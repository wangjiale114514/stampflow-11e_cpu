==> flow/design.v <==
module pc_adder (                            
    input wire clk,                         
    input wire reset,                      
    input wire [31:0] pc_jump,            
    input wire jump_start,               
    input wire pc_stop,                 
    output reg [31:0] pc_out           
);
    reg [31:0] next_pc;
    always @(posedge clk or posedge reset) begin
        if (reset) begin
            pc_out <= 32'h0000_0000;
        end
        else begin
            if (pc_stop) begin
                pc_out <= pc_out;
            end
            else begin
                if (jump_start) begin
                    next_pc = pc_out - 32'b0000000000000000000000000001000 + pc_jump;     
                    pc_out <= next_pc;
                end
                else begin
                    next_pc = pc_out + 32'd4;
                    pc_out <= next_pc;
                end
            end
        end
    end
endmodule
### Tool chain data of pc_adder

What the tools print for pc_adder, step after step.
Lines are those of the file above, counted from 1.
Library cell names are shortened.
The mark n/a stands for no value.

| design | value |
|---|---|
| top module | pc_adder |
| clock | clk |
| library | sky130hd |
| corner | tt_025C_1v80 |

### Word-level counts

Counts by Yosys on the flattened word-level netlist (proc, flatten, opt, wreduce; memories kept). Register bits leave out memories and registers merged into their read ports (data or address); mux counts leave out enables and synchronous resets folded into registers. Print and check cells are left out. Cells with the same type and inputs are merged into one.

| cells by class | value |
|---|---|
| add/sub/neg operators | 3 |
| multiply operators | 0 |
| div/mod/pow operators | 0 |
| magnitude comparators | 0 |
| eq/ne operators | 0 |
| shift-type cells | 0 |
| multiplexer cells | 1 |
| bitwise gates (word level) | 0 |
| reduce/logical cells | 0 |

Operator list:

| operator | count |
|---|---|
| adder 32 x 3 -> 32 bit (second input constant) | 1 |
| adder 32 bit | 1 |
| subtractor 32 x 4 -> 32 bit (second input constant) | 1 |
| two-way mux 32 bit | 1 |

| storage and ports | value |
|---|---|
| flip-flop bits (word level) | 32 |
| latch bits | 0 |
| RAM bits | 0 |
| memory bits (read-only) | 0 |
| clocked read ports x word width | 0 |
| memories | 0 |
| output and inout port bits | 32 |
| word-level cells | 5 |

### Logic depth

Longest topological path by Yosys (ltp), each cell counted once; first at word level (registers and memories cut), then after technology mapping (sequential cells cut; the memories' decode and read muxes count).

| depth | value |
|---|---|
| depth after elaboration | 3 |
| ABC_AREA | 0 |
| mapped depth | 13 |
| depth with buffers taken out | 12 |

### After synthesis

The flow's flattened synthesis, as Yosys stat reports it; memories are mapped. The netlist is that of the ABC_AREA named above (0 if unset); the other value can give another one.

| synthesis totals | value |
|---|---|
| cell count | 609 |
| chip area (Yosys) | 4,391.7 um^2 |
| mapped flip-flops | 32 |
| buffer cells | 24 |

Cell types:

| type | count |
|---|---|
| dfrtp_1 | 32 |
| ha_1 | 62 |
| inv_1 | 123 |
| a21oi_1 | 50 |
| o21ai_0 | 46 |
| nand2_1 | 42 |
| nor2_1 | 37 |
| xnor2_1 | 13 |
| a31oi_1 | 18 |
| nand4_1 | 14 |
| nand3_1 | 14 |
| a21o_1 | 8 |
| nor3_1 | 12 |
| and3_1 | 9 |
| clkbuf_1 | 14 |
| xor2_1 | 6 |
| mux2_2 | 4 |
| mux2i_1 | 4 |

Other cell types: 52; their cells: 101.

### Path before layout

OpenSTA on the mapped netlist: ideal clock, no wires. The path of least setup slack (recovery checks aside). Input and output delay are each 20% of the period. Register names are those of the netlist, which keeps one name where synthesis merged equal registers.

| path after synthesis | value |
|---|---|
| kind | input to register |
| from | input pc_jump[1] |
| to | register pc_out[25] |
| clock period | 2.92 ns |
| library setup time | 0.077 ns |
| arrival time | 2.711 ns |
| data required time | 2.843 ns |
| setup slack | 0.132 ns |
| path delay | 2.204 ns |
| stages on the path | 12 |
| path buffers | 0 |
| synthesis period reached | 2.788 ns |

"path delay" is the arrival time less input delay plus setup time.
"stages on the path" counts driving pins, that of a launching flip-flop among them; a cell with two outputs on the path counts twice.
"synthesis period reached" is the clock period less the worst setup slack; recovery checks do not enter. This is arithmetic on one report: input and output delays are still those of the set period (20% each).
Between the ends stands the longest chain of elaborated cells between them, by number of cells; it is not shown to be the way that was timed. Of several equally long chains one is given.
Each line given opens the expression or statement behind the cell; cells for indexed reads and writes are added by Yosys, which also makes memories of some case tables.
A register here has more assigning lines than the two given.

| between the ends, after synthesis | value |
|---|---|
| cells stage by stage | ha_1 -> ha_1 -> inv_1 -> fa_1 -> nor2b_1 -> o31a_1 -> o211ai_2 -> a21boi_4 -> o21ai_2 -> nor2_1 -> mux2_2 -> a21oi_1 |
| length of the longest elaborated chain | 2 |

Ends and longest elaborated chain, after synthesis:

| what | line | source |
|---|---|---|
| start: declaration | 4 | `input wire [31:0] pc_jump,` |
| adder 32 bit | 20 | `next_pc = pc_out - 32'b0000000000000000000000000001000 + pc_jump;` |
| two-way mux 32 bit | 19 | `if (jump_start) begin` |
| end: assignment | 16 | `pc_out <= pc_out;` |
| end: assignment | 21 | `pc_out <= next_pc;` |
| end: declaration | 7 | `output reg [31:0] pc_out` |

## Implementation results

pc_adder through Yosys and OpenROAD on sky130hd: 2 stored runs, unordered, with their settings. The constraints put input and output delay at 20% of the set period each and load the outputs with 0.01 pF.
Settings: n/a = not set for that run.

| run name | period_ns | CORE_UTILIZATION | SETUP_SLACK_MARGIN | PLACE_DENSITY | CORE_MARGIN | CELL_PAD_IN_SITES_GLOBAL_PLACEMENT | CELL_PAD_IN_SITES_DETAIL_PLACEMENT | TNS_END_PERCENT | GPL_TIMING_DRIVEN | CAP_MARGIN | SLEW_MARGIN | CORE_ASPECT_RATIO | GPL_ROUTABILITY_DRIVEN | MIN_ROUTING_LAYER |
|---|---|---|---|---|---|---|---|---|---|---|---|---|---|---|
| flow run 1 | 4.01 | 54 | 0.34 | 0.53 | 9 | 1 | 2 | 45 | 0 | 40 | 30 | n/a | n/a | n/a |
| flow run 2 | 3.98 | 33 | 0.54 | 0.93 | 2 | 0 | 2 | 45 | n/a | 20 | 20 | 0.58 | 0 | met2 |

Flow run 1: did not finish, placement stopped with DPL-0033
Flow run 2: did not finish, routing stopped with GRT-0232
